==> flow/design.v <==
`timescale 1ns / 1ps
module code(
    input Clk,
    input Reset,
    input Slt,
    input En,
    output [63:0] Output0,
    output [63:0] Output1
    );
	 reg [3:0] clk1 = 4'b0;
	 reg [63:0] count0;
	 reg [63:0] count1;
	 initial
	 begin
	 count0 <= 64'b0;
	 count1 <= 64'b0;
	 end
	 always@(posedge Clk)
	 begin
	    if (Reset)
	    begin
	       count0 <= 64'b0;
		    count1 <= 64'b0;
		    clk1 <= 4'b0;
	    end
	    else if (!Reset && En)
	    begin
	       if (Slt == 1)
	       begin
			    if ( (clk1 + 1)== 4'b0100)
			    begin
			    count1 <= count1 +1;
			    clk1 <= 4'b0;
             end
             else 
			    begin
				 clk1 <= clk1 + 1;
             count1 <= count1;
             end			 
			 end
			 else if (Slt == 0)
			 begin
			 count0 <= count0 + 1;
			 end
		 end
	 end
	 assign Output0 = count0,Output1 = count1;
endmodule
======== Reports on code ========
The steps from the RTL of code to its reports follow in flow order.
Lines are those of the file above, counted from 1.
Operators carry their Yosys type and port widths (W data, S select, Z words).
The mark -- stands for no value.
set-up
  top module .............................. code
  clock port .............................. Clk
  library ................................. sky130hd
  corner .................................. tt_025C_1v80

======== Word level ========
Yosys after proc, flatten, opt, wreduce and memory -nomap, before mapping. Enables and synchronous resets that opt folds into registers are not counted as muxes. Memory bits, and registers merged into a memory's read port (data or address), are not among the register bits. Print and check cells are not counted. Equal cells are merged and count once.
word-level totals
  register bits after elaboration ......... 132
  input bits .............................. 4
  cells after elaboration ................. 14
cells by class
  add/subtract/negate cells ............... 3
  eq/ne operators ......................... 1
  muxes and demuxes ....................... 1
  bitwise logic cells ..................... 1
  reductions and logical operators ........ 5
operators by type and width
  cell                     count
  $add A64 B1 Y64 const B  2
  $eq A32 B3 Y1 const B    1
  $add A4 B1 Y5 const B    1
  $reduce_and A2 Y1        2
  $mux W4                  1
  $reduce_and A3 Y1        1
  $logic_and A1 B1 Y1      1
  $not A1 Y1               1
  $logic_not A1 Y1         1

======== Depth ========
Longest topological path by Yosys (ltp), each cell counted once; first at word level (registers and memories cut), then after technology mapping (sequential cells cut; the memories' decode and read muxes count).
logic depth
  depth in word-level cells ............... 3
  ABC_AREA ................................ 1
  mapped depth ............................ 13
  gate-level depth less buffers ........... 11

======== Mapped cells and area ========
Yosys stat after the flow's synthesis: flattened, memories mapped to cells. It holds for the ABC_AREA given above (unset counts as 0); a run with the other value may have another netlist.
mapped netlist
  mapped cells ............................ 1245
  cell area after synthesis ............... 7691.1 um^2
  mapped flip-flops ....................... 132
  buffer cells ............................ 19
cells by type
  cell type                  count
  sky130_fd_sc_hd__dfxtp_1   132
  sky130_fd_sc_hd__nand2_1   335
  sky130_fd_sc_hd__nor2_1    285
  sky130_fd_sc_hd__inv_1     136
  sky130_fd_sc_hd__nand3_1   88
  sky130_fd_sc_hd__a21oi_1   57
  sky130_fd_sc_hd__nand4_1   31
  sky130_fd_sc_hd__o21ai_0   34
  sky130_fd_sc_hd__xor2_1    16
  sky130_fd_sc_hd__nor2_4    12
  sky130_fd_sc_hd__nor3_1    23
  sky130_fd_sc_hd__nor2_2    16
  sky130_fd_sc_hd__buf_6     5
  sky130_fd_sc_hd__nand3_4   3
  sky130_fd_sc_hd__nor3b_1   6
  sky130_fd_sc_hd__nand3_2   4
  sky130_fd_sc_hd__clkbuf_1  10
  sky130_fd_sc_hd__ha_1      3
Not listed: further types 22, cells in them 49.

======== Timing after synthesis ========
Source: OpenSTA report_checks on the synthesized netlist (no wires, ideal clock, input and output delay 20% of the period each), path of least setup slack; recovery checks are left aside. Register names are those of the netlist, which keeps one name where synthesis merged equal registers.
path after synthesis
  path type ............................... input-to-reg
  from .................................... input port Reset
  to ...................................... register count0[62]
  period .................................. 2.63 ns
  input delay ............................. 0.526 ns
  arrival time ............................ 1.627 ns
  data required time ...................... 2.514 ns
  path slack .............................. 0.888 ns
  delay of the path ....................... 1.217 ns
  stages .................................. 11
  synthesis period reached ................ 1.742 ns
"delay of the path" is the arrival time less input delay plus setup time.
"stages" counts driving pins, that of a launching flip-flop among them; a cell with two outputs on the path counts twice.
"synthesis period reached" = period - worst setup slack (recovery checks aside). The figure is calculated, with input and output delays left at 20% of the set period.
Between the ends stands the longest chain of elaborated cells between them, by number of cells; it is not shown to be the way that was timed. Of several equally long chains one is given.
A line is the first line of the expression or statement that the cell stems from. Yosys adds cells for indexed reads and writes and turns some case tables into memories.
on the way, after synthesis
  path through ............................ sky130_fd_sc_hd__buf_6 sky130_fd_sc_hd__clkinv_2 sky130_fd_sc_hd__buf_6 sky130_fd_sc_hd__nand2_4 sky130_fd_sc_hd__nor2_8 sky130_fd_sc_hd__buf_6 sky130_fd_sc_hd__nand3_2 sky130_fd_sc_hd__nor2_4 sky130_fd_sc_hd__nand3_1 sky130_fd_sc_hd__o21ai_0 sky130_fd_sc_hd__nor2_1
  cells in the longest elaborated chain ... 3
  elaborated cells between the ends (all ways) .. 3
  source lines of those cells ............. 1
  those cells by class .................... reduce/logical (3)
ends and longest elaborated chain, after synthesis
  what                 line  RTL
  from (decl)          4     input Reset,
  $logic_not A1 Y1     26    else if (!Reset && En)
  $logic_and A1 B1 Y1  26
  $reduce_and A2 Y1    --
  to (assign)          22    count0 <= 64'b0;
  to (assign)          43    count0 <= count0 + 1;
  to (decl)            11    reg [63:0] count0;

======== Timing after layout ========
Path of least setup slack in the final report of run B (OpenROAD, finished layout, wires in). Where an end is a register, its clock arrival counts in the times.
path after layout
  path type ............................... reg-to-output
  from .................................... register count0[9]
  to ...................................... output port Output0[9]
  period .................................. 2.52 ns
  arrival time ............................ 1.39 ns
  data required time ...................... 2.02 ns
  path slack .............................. 0.63 ns
  stages .................................. 2
on the way, after layout
  path through ............................ sky130_fd_sc_hd__dfxtp_1 sky130_fd_sc_hd__clkdlybuf4s50_1
  cells in the longest elaborated chain ... 0
  elaborated cells between the ends (all ways) .. 0
  source lines of those cells ............. 0
ends and longest elaborated chain, after layout
  what           line  RTL
  from (decl)    11    reg [63:0] count0;
  from (assign)  22    count0 <= 64'b0;
  from (assign)  43    count0 <= count0 + 1;
  to (decl)      7     output [63:0] Output0,

==> runs of code <==
Measured results for code: 2 stored runs of the Yosys and OpenROAD flow on sky130hd. The settings differ; the order carries no meaning. The constraints put input and output delay at 20% of the set period each and load the outputs with 0.01 pF.
By "achieved clock period (ns)" is meant the clock period of the run minus its worst setup slack. This is arithmetic on one report: input and output delays are still those of the set period (20% each).
"finish__power__total" is the tool's figure for a default switching activity; nothing was simulated.

Flow files of run A
==> flow/run.sh <==
#!/bin/bash
# the make line also repeats the synthesis and layout settings of config.mk as NAME=value (left out here)
make -C /OpenROAD-flow-scripts/flow DESIGN_CONFIG=/design/flow/config.mk WORK_HOME=/design/flow/orfs CLKGATE_MAP_FILE= finish
==> flow/config.mk <==
export PLATFORM = sky130hd
export DESIGN_NAME = code
export DESIGN_NICKNAME = code
export VERILOG_FILES = /design/flow/design.v
export SDC_FILE = /design/flow/constraint.sdc
export NUM_CORES = 4
export LEC_CHECK = 0
export ABC_AREA = 1
export CAP_MARGIN = 20
export CELL_PAD_IN_SITES_DETAIL_PLACEMENT = 0
export CORE_MARGIN = 2
export CORE_UTILIZATION = 63
export GPL_ROUTABILITY_DRIVEN = 0
export HOLD_SLACK_MARGIN = 0.06
export MAX_ROUTING_LAYER = met5
export MIN_ROUTING_LAYER = met2
export PLACE_DENSITY = 0.45
export SETUP_SLACK_MARGIN = 0.17
export SLEW_MARGIN = 15
export TNS_END_PERCENT = 15
==> flow/constraint.sdc <==
create_clock -name core_clock -period 1.88 [get_ports {Clk}]
set_input_delay 0.3760 -clock core_clock [delete_from_list [all_inputs] [get_ports {Clk}]]
set_output_delay 0.3760 -clock core_clock [all_outputs]
set_load 0.01 [all_outputs]

report of run A: did not finish, route, GRT-0232

Flow files of run B
==> flow/run.sh <==
#!/bin/bash
# the make line also repeats the synthesis and layout settings of config.mk as NAME=value (left out here)
make -C /OpenROAD-flow-scripts/flow DESIGN_CONFIG=/design/flow/config.mk WORK_HOME=/design/flow/orfs CLKGATE_MAP_FILE= finish
==> flow/config.mk <==
export PLATFORM = sky130hd
export DESIGN_NAME = code
export DESIGN_NICKNAME = code
export VERILOG_FILES = /design/flow/design.v
export SDC_FILE = /design/flow/constraint.sdc
export NUM_CORES = 4
export LEC_CHECK = 0
export ABC_AREA = 1
export CAP_MARGIN = 20
export CORE_MARGIN = 2
export CORE_UTILIZATION = 64
export GPL_ROUTABILITY_DRIVEN = 0
export GPL_TIMING_DRIVEN = 1
export MAX_ROUTING_LAYER = met5
export PLACE_DENSITY_LB_ADDON = 0.08
export SETUP_SLACK_MARGIN = 0.69
export SLEW_MARGIN = 20
export TNS_END_PERCENT = 60
==> flow/constraint.sdc <==
create_clock -name core_clock -period 2.52 [get_ports {Clk}]
set_input_delay 0.5040 -clock core_clock [delete_from_list [all_inputs] [get_ports {Clk}]]
set_output_delay 0.5040 -clock core_clock [all_outputs]
set_load 0.01 [all_outputs]

report of run B
yosys chip area after synthesis (um^2): 7691.1
finish__design__die__area: 12910.6
finish__design__instance__area__stdcell: 10153.5
finish__timing__setup__ws: 0.628
finish__timing__hold__ws: 0.463
finish__power__total: 4.506e-03
achieved clock period (ns): 1.892
